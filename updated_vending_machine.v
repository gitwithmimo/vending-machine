==> flow/design.v <==
`timescale 1ns / 1ps
module vending_machine_fpga(clk,rst,coin,d,enable,an);
input clk,rst;
input[2:0]coin;
output reg[6:0]d;
input  enable;
output reg [7:0] an;
parameter s0=3'b000,
          s1=3'b001,
          s2=3'b010,
          s3=3'b011;
 reg[2:0]pre,next;
reg [2:0] delivery,change;
 always@(posedge clk)
 begin
    if(rst)
      pre<=s0;
    else
      pre<=next;
 end
 always@(*)
 begin
   next=s0;
   case(pre)
   s0: if(coin==1)
          next=s1;
       else if(coin==2)
           next=s2;
       else if(coin==5)
          next=s3;
       else if(coin==0 || coin==3 || coin>5)
          next=s0;
   s1: if(coin==1)
          next=s2;
       else if(coin==2)
          next=s3;
       else if(coin==5)
          next=s3;
       else if(coin==3 || coin>5)
          next=s0;
       else
          next=s1;
    s2: next=s0;
    s3: next=s0;
    default: next=s0;
   endcase
 end
 always@(posedge clk)
   begin
      delivery<=0;
      change<=0;
      case(pre)
      s0:if(coin==2)
           delivery<=1;
         else if(coin==5)
           begin
            delivery<=1;
            change<=3;
           end
      s1: if(coin==1)
          delivery<=1;
          else if(coin==2)
           begin
             delivery<=1;
             change<=1;
           end
           else if(coin==5)
            begin
              delivery<=1;
              change<=4;
            end   
       default: begin
                 delivery<=0;
                  change<=0;
                end
       endcase
      end
always @(posedge clk) begin 
if(enable)  begin 
an=8'b11110111;
case(change)
3'b011: d= 7'b0000110;
3'b001: d=7'b1001111;
3'b100: d = 7'b1001100;
default: d=7'b0000001;
endcase
end
else  begin 
an = 8'b11111110;
case(delivery)
3'b001: d=7'b1001111;
default: d=7'b0000001;
endcase
end  
end 
endmodule
## Reports on vending_machine_fpga

The steps from the RTL of vending_machine_fpga to its reports follow in flow order.
Lines are those of the file above, counted from 1.
Operators: Yosys type, input widths -> output width; for muxes data width and select width s.
Library cell names are shortened.
Not given: -

| set-up | value |
|---|---|
| top | vending_machine_fpga |
| clock | clk |
| cell library | sky130hd |
| corner | tt_025C_1v80 |

## Word-level counts

Source: Yosys, flattened and elaborated, memories not mapped. Widths are those after wreduce; folded enables and synchronous resets count as part of the registers. Registers that Yosys merges into a memory's read port (data or address) are not register bits. Print and check cells do not count. Equal cells are merged and count once.

| bit counts | value |
|---|---|
| output and inout port bits | 15 |
| bits in registers | 21 |
| input bits | 6 |
| cells after elaboration | 38 |

| operators by class | value |
|---|---|
| magnitude comparators | 1 |
| eq/ne operators | 9 |
| reduce/logical cells | 2 |
| mux-type cells | 21 |

Operators by type and width:

| kind | number |
|---|---|
| $pmux 7 s3 | 1 |
| $mux 3 | 5 |
| $mux 7 | 2 |
| $mux 2 | 7 |
| $eq 3x1->1 const B | 4 |
| $pmux 3 s2 | 2 |
| $eq 3x2->1 const B | 3 |
| $eq 3x3->1 const B | 2 |
| $pmux 2 s2 | 1 |
| $mux 4 | 1 |
| $gt 3x3->1 const B | 1 |
| $logic_not 3->1 | 1 |
| $mux 1 | 2 |
| $logic_or 1x1->1 | 1 |

## Depth

Yosys ltp: most cells in a row. Word level: on the elaborated netlist, between registers, memories and ports. Mapped: between sequential cells and ports; inverters and the memories' decode and read muxes count.

| logic depth | value |
|---|---|
| depth after elaboration | 7 |
| ABC_AREA | 0 |
| mapped depth | 3 |
| mapped depth without buffers | 3 |

## Mapped cells and area

The flow's flattened synthesis, as Yosys stat reports it; memories are mapped. The netlist is that of the ABC_AREA named above (0 if unset); the other value can give another one.

| mapped netlist | value |
|---|---|
| cell area after synthesis | 533.0 sq um |
| flip-flops | 14 |
| sequential part of the area | 280.3 sq um |
| mapped cells | 52 |
| buffers | 9 |

Cell types:

| cell | number | total area (sq um) |
|---|---|---|
| dfxtp_1 | 14 | 280.269 |
| buf_4 | 9 | 67.565 |
| o22a_1 | 2 | 17.517 |
| a21oi_1 | 3 | 15.014 |
| nor3_1 | 3 | 15.014 |
| nor3b_2 | 1 | 12.512 |
| inv_1 | 3 | 11.261 |
| and3b_2 | 1 | 10.01 |
| o21ai_0 | 2 | 10.01 |
| o32a_1 | 1 | 10.01 |
| a21oi_2 | 1 | 8.758 |
| a2bb2oi_1 | 1 | 8.758 |
| and2b_2 | 1 | 8.758 |
| and3_2 | 1 | 7.507 |
| conb_1 | 2 | 7.507 |
| nand2_1 | 2 | 7.507 |
| o211ai_1 | 1 | 7.507 |
| o21bai_1 | 1 | 7.507 |

Other cell types: 3; their cells: 3.

## Path before layout

Path of least setup slack by OpenSTA after synthesis, without wires, with an ideal clock, recovery checks aside; 20% of the period is set as input and as output delay. Where synthesis merged equal registers, the netlist keeps one of their names.

| timing path after synthesis | value |
|---|---|
| kind | reg-to-reg |
| start | register change |
| end | register d[2] |
| required time | 0.888 ns |
| stages on the path | 3 |
| buffers on the path | 0 |
| setup time | 0.122 ns |
| period | 1.01 ns |
| slack | 0.183 ns |
| launch time at the first pin | 0.000 ns |
| path delay | 0.827 ns |
| data arrival time | 0.705 ns |
| synthesis period reached | 0.827 ns |

"path delay" is the arrival time less input delay plus setup time.
"stages on the path": output pins that drive a net of the path, with the launching flip-flop's if there is one; two outputs of one cell count as two.
"synthesis period reached" is the clock period less the worst setup slack; recovery checks do not enter. This is arithmetic on one report: input and output delays are still those of the set period (20% each).
An end named without its bit number is one bit of that signal or, where synthesis recoded a state register, one of its new flip-flops.
A register here has more assigning lines than the two given.

| on the way, after synthesis | value |
|---|---|
| cell sequence | dfxtp_1 > nand2b_1 > o32a_1 |

Ends and longest elaborated chain, after synthesis:

| what | RTL line | RTL |
|---|---|---|
| start: declaration | 13 | `reg [2:0] delivery,change;` |
| start: assignment | 51 | `change<=0;` |
| start: assignment | 58 | `change<=3;` |
| end: assignment | 82 | `3'b011: d= 7'b0000110;` |
| end: assignment | 83 | `3'b001: d=7'b1001111;` |
| end: declaration | 5 | `output reg[6:0]d;` |

No chain of elaborated cells between the ends is given.

## Timing after layout

From the final timing report of entry B: the path of least setup slack in the routed layout; clock arrival at registers is part of the times.

| timing path post-layout | value |
|---|---|
| kind | reg-to-output |
| start | register d[3] |
| end | output port d[3] |
| required time | 0.47 ns |
| stages on the path | 2 |
| buffers on the path | 1 |
| data arrival time | 0.72 ns |
| slack | -0.25 ns |
| period | 0.585 ns |
| launch time at the first pin | 0.28 ns |
| external output delay | 0.12 ns |

A register here has more assigning lines than the two given.

| on the way, post-layout | value |
|---|---|
| cell sequence | dfxtp_2 > buf_6 |
| cells in the longest elaborated chain | 0 |
| elaborated cells on any way between the ends | 0 |
| source lines of those cells | 0 |

Ends and longest elaborated chain, post-layout:

| what | RTL line | RTL |
|---|---|---|
| start: declaration | 5 | `output reg[6:0]d;` |
| start: assignment | 82 | `3'b011: d= 7'b0000110;` |
| start: assignment | 83 | `3'b001: d=7'b1001111;` |
| end: declaration | 5 |  |

Hand-over note for vending_machine_fpga

Record of 2 stored runs of the RTL-to-layout flow on vending_machine_fpga, platform sky130hd. The runs are unordered. Constraints: input delay and output delay 20% of the set period each, output load 0.01 pF.
"clock period reached" means the clock period less the worst setup slack. The figure is calculated, with input and output delays left at 20% of the set period.
"time of the worst setup path" = time allowed to the worst setup path (clock period - input delay - output delay, where it has them) - its slack; a late launch clock adds to it, a late capture clock takes from it.
By "overall power" is meant OpenSTA's value without simulated activity: inputs other than the clock are taken to toggle once in ten clock periods, and the tool carries that through the logic.
Settings: - = not set for that run.
Among the results, - means that no value is shown for the run.

| setting or result | entry A | entry B |
|---|---|---|
| period_ns | 0.955 | 0.585 |
| CORE_UTILIZATION | 59 | 22 |
| SETUP_SLACK_MARGIN | 0.2 | 0.09 |
| PLACE_DENSITY_LB_ADDON | 0.15 | - |
| HOLD_SLACK_MARGIN | 0.12 | - |
| CELL_PAD_IN_SITES_GLOBAL_PLACEMENT | 0 | - |
| CELL_PAD_IN_SITES_DETAIL_PLACEMENT | 1 | - |
| GPL_ROUTABILITY_DRIVEN | 1 | - |
| SLEW_MARGIN | 0 | 20 |
| MAX_ROUTING_LAYER | met4 | - |
| CAP_MARGIN | 20 | 40 |
| CORE_MARGIN | 2 | 2 |
| TNS_END_PERCENT | - | 55 |
| CTS_CLUSTER_SIZE | - | 21 |
| setup slack of the worst path (ns) | - | -0.255 |
| utilization after layout (%) | - | 33.5 |
| setup total negative slack (ns) | - | -3.371 |
| clock period reached (ns) | - | 0.840 |
| smallest hold slack (ns) | - | 0.272 |
| time of the worst setup path (ns) | - | 0.72 |
| kind of the worst setup path | - | reg-to-output |
| standard-cell area of the final layout (sq um) | - | 754.5 |
| post-synthesis cell area (sq um) | - | 533.0 |
| overall power (µW) | - | 1979 |
| area of the die (sq um) | - | 2832.4 |

Entry A: did not finish, floorplanning stopped with PDN-0185

End of note.
